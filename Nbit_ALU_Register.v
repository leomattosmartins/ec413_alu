==> flow/design.v <==
`timescale 1ns / 1ps
module FA(
    input a,b, c_in,
    output c_out, sum
    );
wire		not_a, not_b, not_c;
wire		and1_out, and2_out, and3_out, and4_out, and5_out, and6_out, and7_out;
not	   not1		(not_a, a); 
not	   not2		(not_b, b);
not	   not3		(not_c, c_in);
and		and1		(and1_out, a, not_b, not_c);
and		and2		(and2_out, not_a, b, not_c);   
and		and3		(and3_out, not_a, not_b, c_in);  
and		and4		(and4_out, a, b, c_in);
or		or1		    (sum, and1_out, and2_out, and3_out, and4_out);
and		and5		(and5_out, a, c_in);
and		and6		(and6_out, b, c_in);
and		and7		(and7_out, a, b);
or		or2		    (c_out, and5_out, and6_out, and7_out);
endmodule
`timescale 1ns / 1ps
module Nbit_ALU(r1, r2, r3, ALUop);
parameter n = 32;
input[n-1:0] r2, r3;
input[2:0] ALUop;
output[n-1:0] r1;
wire[n:0] carrySum,
          carryDiff;
wire[n-1:0] select0, 
            select1, 
            select2,
            select2_x,
            select3, 
            select4, 
            select5,
            select6,
            selectX, 
            not_r3;
wire sum_c_out,
     diff_c_out;
assign carrySum[0] = 1'b0;
assign carryDiff[0] = 1'b1; 
assign select6[n-1:1] = 31'b000_0000_0000_0000_0000_0000_0000_0000;        
genvar ii;
generate
for(ii = 0; ii < n; ii = ii + 1)
begin
    bitSlice bx (.r1(selectX[ii]), .r2(1'bx), .r3(r3[ii]), .ALUop(3'b000) );
    bitSlice b0 (.r1(select0[ii]), .r2(r2[ii]), .r3(r3[ii]), .ALUop(3'b000) );
    bitSlice b1 (.r1(select1[ii]), .r2(r2[ii]), .r3(r3[ii]), .ALUop(3'b001) );
    bitSlice b2 (.r1(select2[ii]), .r2(r2[ii]), .r3(r3[ii]), .ALUop(3'b010), .c_in(carrySum[ii]), .c_out(carrySum[ii + 1]) );
    bitSlice b  (.r1(not_r3[ii]),  .r2(r3[ii]), .r3(r2[ii]), .ALUop(3'b001) );
    bitSlice b3 (.r1(select3[ii]), .r2(r2[ii]), .r3(not_r3[ii]), .ALUop(3'b010), .c_in(carryDiff[ii]), .c_out(carryDiff[ii + 1]) );
    bitSlice b4 (.r1(select4[ii]), .r2(r2[ii]), .r3(r3[ii]), .ALUop(3'b100) );
    bitSlice b5 (.r1(select5[ii]), .r2(r2[ii]), .r3(r3[ii]), .ALUop(3'b101) );
end
endgenerate
assign select6[0] = select3[n-1];
assign r1 = (ALUop[2]) ? ( (ALUop[1]) ? ( (ALUop[0]) ? ( selectX ) : 
                                                       ( select6 ) ) : 
                                        ( (ALUop[0]) ? ( select5 ) : 
                                                       ( select4 ) ) ) : 
                         ( (ALUop[1]) ? ( (ALUop[0]) ? ( select3 ) : 
                                                       ( select2 ) ) : 
                                        ( (ALUop[0]) ? ( select1 ) : 
                                                       ( select0 ) ) );
endmodule
`timescale 1ns / 1ps
module Nbit_ALU_Register (r2, r3, ALUop, r0, clk);
parameter n = 32;
input[n-1:0] r2, r3;
input[2:0] ALUop;
input clk;
output [n-1:0] r0;
wire[n-1:0] r1;
Nbit_ALU #(n) alu1 (.r1(r1), .r2(r2), .r3(r3), .ALUop(ALUop) );
Nbit_Register #(n) reg1 (.outo(r0), .ino(r1), .clk(clk) );
endmodule
`timescale 1ns / 1ps
module Nbit_Register(outo, ino, clk);
parameter n = 32;
input [n-1:0] ino;
output [n-1:0] outo;
input clk;
genvar i;
generate
for (i = 0; i < n; i = i + 1) begin: registerblk
dff Dflipflop(.q(outo[i]) , .d(ino[i]), .clk(clk) );
end
endgenerate
endmodule
`timescale 1ns / 1ps
module bitSlice(
    input r2, r3, c_in,
    input[2:0] ALUop,
    output c_out, r1
);
wire select0, 
     select1, 
     select2, 
     select3, 
     select4, 
     select5,
     select2_c_out, 
     select3_c_out,
     not_select3_c_out, 
     not_r3;
assign select0 = r2;
not not1 (not_r3, r3);
not not2 (select1, r2);
not not3 (not_select3_c_out, select3_c_out);
FA add1 (.c_in(c_in), .a(r2), .b(r3), .c_out(select2_c_out), .sum(select2) );
FA sub1 (.c_in(1'b1), .a(r2), .b(not_r3), .c_out(select3_c_out), .sum(select3) );
or or1 (select4, r2, r3);
and and1 (select5, r2, r3);
assign r1    = (ALUop[2]) ? ( (ALUop[1]) ? ( (ALUop[0]) ? ( 1'bx              ) : 
                                                          ( select3_c_out     ) ) : 
                                           ( (ALUop[0]) ? ( select5           ) : 
                                                          ( select4           ) ) ) : 
                            ( (ALUop[1]) ? ( (ALUop[0]) ? ( select3           ) : 
                                                          ( select2           ) ) : 
                                           ( (ALUop[0]) ? ( select1           ) : 
                                                          ( select0           ) ) );
assign c_out = (ALUop[2]) ? ( (ALUop[1]) ? ( (ALUop[0]) ? ( 1'bx              ) : 
                                                          ( 1'bx              ) ) : 
                                           ( (ALUop[0]) ? ( 1'bx              ) : 
                                                          ( 1'bx              ) ) ) : 
                            ( (ALUop[1]) ? ( (ALUop[0]) ? ( not_select3_c_out ) : 
                                                          ( select2_c_out     ) ) : 
                                           ( (ALUop[0]) ? ( 1'bx              ) : 
                                                          ( 1'bx              ) ) );
endmodule
`timescale 1ns / 1ps
module dff(q, d, clk);
input		d, clk;       
output reg	q;            
always @(posedge clk)
q<=d;
endmodule
======== Tool chain data of Nbit_ALU_Register ========
Tool output for the design above, in the order of the flow.
Lines are those of the file above, counted from 1.
A cell with - has no value.
inputs
  design top .............................. Nbit_ALU_Register
  clock input ............................. clk
  cell library ............................ sky130hd
  library corner .......................... tt_025C_1v80

======== Word level ========
Counts by Yosys on the flattened word-level netlist (proc, flatten, opt, wreduce; memories kept). Register bits leave out memories and registers merged into their read ports (data or address); mux counts leave out enables and synchronous resets folded into registers. Print and check cells are left out. Cells with the same type and inputs are merged into one.
operators by class
  $add $sub $neg .......................... 0
  multiply operators ...................... 0
  div/mod/pow operators ................... 0
  magnitude comparators ................... 0
  eq/ne operators ......................... 0
  shifts and indexed selects .............. 0
  multiplexer cells ....................... 7
  bitwise logic cells ..................... 962
  reductions and logical operators ........ 0
operator list
  operator           number
  bitwise AND 1 bit  495
  bitwise OR 1 bit   341
  2-to-1 mux 32 bit  7
  inverter 1 bit     126
storage and ports
  register bits ........................... 32
  latch bits .............................. 0
  memory bits (writable) .................. 0
  ROM bits ................................ 0
  word width x clocked read ports ......... 0
  memories ................................ 0
  input port bits ......................... 68
  output and inout bits ................... 32
  word-level cells ........................ 1,001

======== Longest topological paths ========
Yosys ltp: most cells in a row. Word level: on the elaborated netlist, between registers, memories and ports. Mapped: between sequential cells and ports; inverters and the memories' decode and read muxes count.
logic depth
  word-level depth ........................ 101
  ABC_AREA ................................ 1
  gate-level depth with buffers ........... 38
  depth with buffers taken out ............ 38

======== Mapped cells and area ========
Source: synth_stat.txt of the flow (Yosys; design flattened, memories mapped). It holds for the ABC_AREA given above (unset counts as 0); a run with the other value may have another netlist.
The area totals of this step are shown rounded.
mapped netlist
  standard cells after synthesis .......... 505
  cell area after synthesis ............... 3,820 µm²
  sequential area ......................... 641 µm²
  mapped flip-flops ....................... 32
  buffer cells ............................ 59
cell types
  cell                       number  total area (µm²)
  sky130_fd_sc_hd__fa_1      59      1.18E+03
  sky130_fd_sc_hd__dfxtp_1   32      640.614
  sky130_fd_sc_hd__nand2_1   122     457.939
  sky130_fd_sc_hd__buf_4     35      262.752
  sky130_fd_sc_hd__a21oi_1   45      225.216
  sky130_fd_sc_hd__o21ai_0   42      210.202
  sky130_fd_sc_hd__inv_1     45      168.912
  sky130_fd_sc_hd__o211ai_1  22      165.158
  sky130_fd_sc_hd__nor2_1    29      108.854
  sky130_fd_sc_hd__o21ai_1   20      100.096
  sky130_fd_sc_hd__nand3_1   15      75.072
  sky130_fd_sc_hd__buf_2     14      70.067
  sky130_fd_sc_hd__ha_1      3       37.536
  sky130_fd_sc_hd__clkbuf_1  9       33.782
  sky130_fd_sc_hd__o31ai_1   3       22.522
  sky130_fd_sc_hd__xnor2_1   2       17.517
  sky130_fd_sc_hd__inv_2     3       11.261
  sky130_fd_sc_hd__o221ai_1  1       8.758
Other cell types: 4; their cells: 4.

======== Path before layout ========
OpenSTA on the mapped netlist: ideal clock, no wires. The path of least setup slack (recovery checks aside). Input and output delay are each 20% of the period. Register names are those of the netlist, which keeps one name where synthesis merged equal registers.
timing path after synthesis
  path type ............................... in2reg
  from .................................... in r2[0]
  to ...................................... reg reg1.registerblk[30].Dflipflop.q
  period .................................. 32.5 ns
  external input delay .................... 6.500 ns
  library setup time ...................... 0.116 ns
  data arrival time ....................... 18.432 ns
  required time ........................... 32.384 ns
  slack ................................... 13.952 ns
  delay of the path ....................... 12.048 ns
  stages .................................. 37
  buffers on the path ..................... 0
  synthesis period reached ................ 18.548 ns
"delay of the path" is the arrival time less input delay plus setup time.
"stages" counts driving pins, that of a launching flip-flop among them; a cell with two outputs on the path counts twice.
"synthesis period reached" is the clock period less the worst setup slack; recovery checks do not enter. This is arithmetic on one report: input and output delays are still those of the set period (20% each).
The rows between start and end are the longest chain of elaborated cells between them; the timing report does not say that the signal goes this way. Where chains are equally long, one stands for them.
Each line given opens the expression or statement behind the cell; cells for indexed reads and writes are added by Yosys, which also makes memories of some case tables.
on the way, after synthesis
  cell sequence ........................... sky130_fd_sc_hd__ha_1 > sky130_fd_sc_hd__fa_1 > sky130_fd_sc_hd__fa_1 > sky130_fd_sc_hd__fa_1 > sky130_fd_sc_hd__fa_1 > sky130_fd_sc_hd__fa_1 > sky130_fd_sc_hd__fa_1 > sky130_fd_sc_hd__fa_1 > sky130_fd_sc_hd__fa_1 > sky130_fd_sc_hd__fa_1 > sky130_fd_sc_hd__fa_1 > sky130_fd_sc_hd__fa_1 > sky130_fd_sc_hd__fa_1 > sky130_fd_sc_hd__fa_1 > sky130_fd_sc_hd__fa_1 > sky130_fd_sc_hd__fa_1 > sky130_fd_sc_hd__fa_1 > sky130_fd_sc_hd__fa_1 > sky130_fd_sc_hd__fa_1 > sky130_fd_sc_hd__fa_1 > sky130_fd_sc_hd__fa_1 > sky130_fd_sc_hd__fa_1 > sky130_fd_sc_hd__fa_1 > sky130_fd_sc_hd__fa_1 > sky130_fd_sc_hd__fa_1 > sky130_fd_sc_hd__fa_1 > sky130_fd_sc_hd__fa_1 > sky130_fd_sc_hd__fa_1 > sky130_fd_sc_hd__fa_1 > sky130_fd_sc_hd__fa_1 > sky130_fd_sc_hd__fa_1 > sky130_fd_sc_hd__nor2_1 > sky130_fd_sc_hd__nor2_1 > sky130_fd_sc_hd__nand2_1 > sky130_fd_sc_hd__nand2_1 > sky130_fd_sc_hd__nand2_1 > sky130_fd_sc_hd__nand2_1
  length of the longest elaborated chain .. 97
  elaborated cells between the ends (all ways) .. 255
ends and longest elaborated chain, after synthesis
  what                            RTL line  source
  start: declaration              71        input[n-1:0] r2, r3;
  bitwise OR 1 bit (2 in a row)   19        or or2 (c_out, and5_out, and6_out, and7_out);
  bitwise AND 1 bit               16        and and5 (and5_out, a, c_in);
  bitwise OR 1 bit (2 in a row)   19
  bitwise AND 1 bit               16
  bitwise OR 1 bit (2 in a row)   19
  bitwise AND 1 bit               16
  bitwise OR 1 bit (2 in a row)   19
  (+75 left out)                  -
  bitwise AND 1 bit               16
  bitwise OR 1 bit (2 in a row)   19
  inverter 1 bit                  10        not not3 (not_c, c_in);
  bitwise AND 1 bit               11        and and1 (and1_out, a, not_b, not_c);
  bitwise OR 1 bit (3 in a row)   15        or or1 (sum, and1_out, and2_out, and3_out, and4_out);
  2-to-1 mux 32 bit (2 in a row)  63        ( (ALUop[1]) ? ( (ALUop[0]) ? ( select3 ) :
  2-to-1 mux 32 bit               59        assign r1 = (ALUop[2]) ? ( (ALUop[1]) ? ( (ALUop[0]) ? ( selectX ) :
  end: assignment                 138       q<=d;
  end: declaration                136       output reg q;

======== Path in the finished layout ========
From the final timing report of job 1: the path of least setup slack in the routed layout; clock arrival at registers is part of the times.
timing path after layout
  path type ............................... in2reg
  from .................................... in r2[0]
  to ...................................... reg reg1.registerblk[30].Dflipflop.q
  period .................................. 21.4 ns
  external input delay .................... 4.28 ns
  library setup time ...................... 0.05 ns
  data arrival time ....................... 17.86 ns
  required time ........................... 21.64 ns
  slack ................................... 3.78 ns
  stages .................................. 38
  buffers on the path ..................... 1
The rows between start and end are the longest chain of elaborated cells between them; the timing report does not say that the signal goes this way. Where chains are equally long, one stands for them.
on the way, after layout
  cell sequence ........................... sky130_fd_sc_hd__clkdlybuf4s50_1 > sky130_fd_sc_hd__ha_1 > sky130_fd_sc_hd__fa_1 > sky130_fd_sc_hd__fa_1 > sky130_fd_sc_hd__fa_1 > sky130_fd_sc_hd__fa_1 > sky130_fd_sc_hd__fa_1 > sky130_fd_sc_hd__fa_1 > sky130_fd_sc_hd__fa_1 > sky130_fd_sc_hd__fa_1 > sky130_fd_sc_hd__fa_1 > sky130_fd_sc_hd__fa_1 > sky130_fd_sc_hd__fa_1 > sky130_fd_sc_hd__fa_1 > sky130_fd_sc_hd__fa_1 > sky130_fd_sc_hd__fa_1 > sky130_fd_sc_hd__fa_1 > sky130_fd_sc_hd__fa_1 > (+2 left out) > sky130_fd_sc_hd__fa_1 > sky130_fd_sc_hd__fa_1 > sky130_fd_sc_hd__fa_1 > sky130_fd_sc_hd__fa_1 > sky130_fd_sc_hd__fa_1 > sky130_fd_sc_hd__fa_1 > sky130_fd_sc_hd__fa_1 > sky130_fd_sc_hd__fa_1 > sky130_fd_sc_hd__fa_1 > sky130_fd_sc_hd__fa_1 > sky130_fd_sc_hd__fa_1 > sky130_fd_sc_hd__fa_1 > sky130_fd_sc_hd__nor2_1 > sky130_fd_sc_hd__nor2_1 > sky130_fd_sc_hd__nand2_1 > sky130_fd_sc_hd__nand2_1 > sky130_fd_sc_hd__nand2_1 > sky130_fd_sc_hd__nand2_1
  length of the longest elaborated chain .. 97
  elaborated cells between the ends (all ways) .. 255
ends and longest elaborated chain, after layout
  what                            RTL line  source
  start: declaration              71        input[n-1:0] r2, r3;
  bitwise OR 1 bit (2 in a row)   19        or or2 (c_out, and5_out, and6_out, and7_out);
  bitwise AND 1 bit               16        and and5 (and5_out, a, c_in);
  bitwise OR 1 bit (2 in a row)   19
  bitwise AND 1 bit               16
  bitwise OR 1 bit (2 in a row)   19
  bitwise AND 1 bit               16
  bitwise OR 1 bit (2 in a row)   19
  (+75 left out)                  -
  bitwise AND 1 bit               16
  bitwise OR 1 bit (2 in a row)   19
  inverter 1 bit                  10        not not3 (not_c, c_in);
  bitwise AND 1 bit               11        and and1 (and1_out, a, not_b, not_c);
  bitwise OR 1 bit (3 in a row)   15        or or1 (sum, and1_out, and2_out, and3_out, and4_out);
  2-to-1 mux 32 bit (2 in a row)  63        ( (ALUop[1]) ? ( (ALUop[0]) ? ( select3 ) :
  2-to-1 mux 32 bit               59        assign r1 = (ALUop[2]) ? ( (ALUop[1]) ? ( (ALUop[0]) ? ( selectX ) :
  end: assignment                 138       q<=d;
  end: declaration                136       output reg q;

Nbit_ALU_Register through Yosys and OpenROAD on sky130hd: 2 stored runs, unordered, with their settings and measured results. The constraints put input and output delay at 20% of the set period each and load the outputs with 0.01 pF.
"clock period achieved" is the run's clock period less its worst setup slack. It is reckoned from that one timing run; input and output delays stay at 20% of the period that was set.
"time on the worst setup path" = time allowed to the worst setup path (clock period - input delay - output delay, where it has them) - its slack; a late launch clock adds to it, a late capture clock takes from it.
"power": no workload was simulated; the value follows from the tool's default switching activity.
Results are given in rounded form.

======== job 1 ========
==> flow/run.sh <==
#!/bin/bash
# the make line also repeats the synthesis and layout settings of config.mk as NAME=value (left out here)
make -C /OpenROAD-flow-scripts/flow DESIGN_CONFIG=/design/flow/config.mk WORK_HOME=/design/flow/orfs CLKGATE_MAP_FILE= finish
==> flow/config.mk <==
export PLATFORM = sky130hd
export DESIGN_NAME = Nbit_ALU_Register
export DESIGN_NICKNAME = Nbit_ALU_Register
export VERILOG_FILES = /design/flow/design.v
export SDC_FILE = /design/flow/constraint.sdc
export NUM_CORES = 4
export LEC_CHECK = 0
export ABC_AREA = 1
export CAP_MARGIN = 20
export CORE_MARGIN = 2
export CORE_UTILIZATION = 54
export GPL_ROUTABILITY_DRIVEN = 0
export GPL_TIMING_DRIVEN = 0
export PLACE_DENSITY_LB_ADDON = 0.22
export SETUP_SLACK_MARGIN = 2.1
export SLEW_MARGIN = 30
==> flow/constraint.sdc <==
create_clock -name core_clock -period 21.4 [get_ports {clk}]
set_input_delay 4.2800 -clock core_clock [delete_from_list [all_inputs] [get_ports {clk}]]
set_output_delay 4.2800 -clock core_clock [all_outputs]
set_load 0.01 [all_outputs]

-------- measured, job 1 --------
  post-synthesis cell area ................ 3,820 µm²
  time on the worst setup path ............ 13.34 ns
  worst setup path type ................... in2reg
  lowest hold slack ....................... 4.47 ns
  lowest setup slack ...................... 3.78 ns
  utilization after layout ................ 73.4%
  power ................................... 0.000236 W
  standard-cell area after layout ......... 5,010 µm²
  clock period achieved ................... 17.618 ns
  full die area ........................... 7,770 µm²
  sum of negative setup slack ............. 0.000 ns

======== job 2 ========
==> flow/run.sh <==
#!/bin/bash
# the make line also repeats the synthesis and layout settings of config.mk as NAME=value (left out here)
make -C /OpenROAD-flow-scripts/flow DESIGN_CONFIG=/design/flow/config.mk WORK_HOME=/design/flow/orfs CLKGATE_MAP_FILE= finish
==> flow/config.mk <==
export PLATFORM = sky130hd
export DESIGN_NAME = Nbit_ALU_Register
export DESIGN_NICKNAME = Nbit_ALU_Register
export VERILOG_FILES = /design/flow/design.v
export SDC_FILE = /design/flow/constraint.sdc
export NUM_CORES = 4
export LEC_CHECK = 0
export CAP_MARGIN = 30
export CELL_PAD_IN_SITES_DETAIL_PLACEMENT = 1
export CELL_PAD_IN_SITES_GLOBAL_PLACEMENT = 1
export CORE_MARGIN = 2
export CORE_UTILIZATION = 30
export CTS_CLUSTER_DIAMETER = 202
export MIN_ROUTING_LAYER = met2
export PLACE_DENSITY_LB_ADDON = 0.2
export SETUP_SLACK_MARGIN = -0.36
export SLEW_MARGIN = 25
==> flow/constraint.sdc <==
create_clock -name core_clock -period 11.0 [get_ports {clk}]
set_input_delay 2.2000 -clock core_clock [delete_from_list [all_inputs] [get_ports {clk}]]
set_output_delay 2.2000 -clock core_clock [all_outputs]
set_load 0.01 [all_outputs]

-------- measured, job 2 --------
  utilization after layout ................ 41.5%
  power ................................... 0.000516 W
  post-synthesis cell area ................ 3,800 µm²
  full die area ........................... 13,600 µm²
  time on the worst setup path ............ 11.41 ns
  worst setup path type ................... in2reg
  sum of negative setup slack ............. -15.5 ns
  lowest hold slack ....................... 2.46 ns
  standard-cell area after layout ......... 5,200 µm²
  clock period achieved ................... 13.610 ns
  lowest setup slack ...................... -2.61 ns
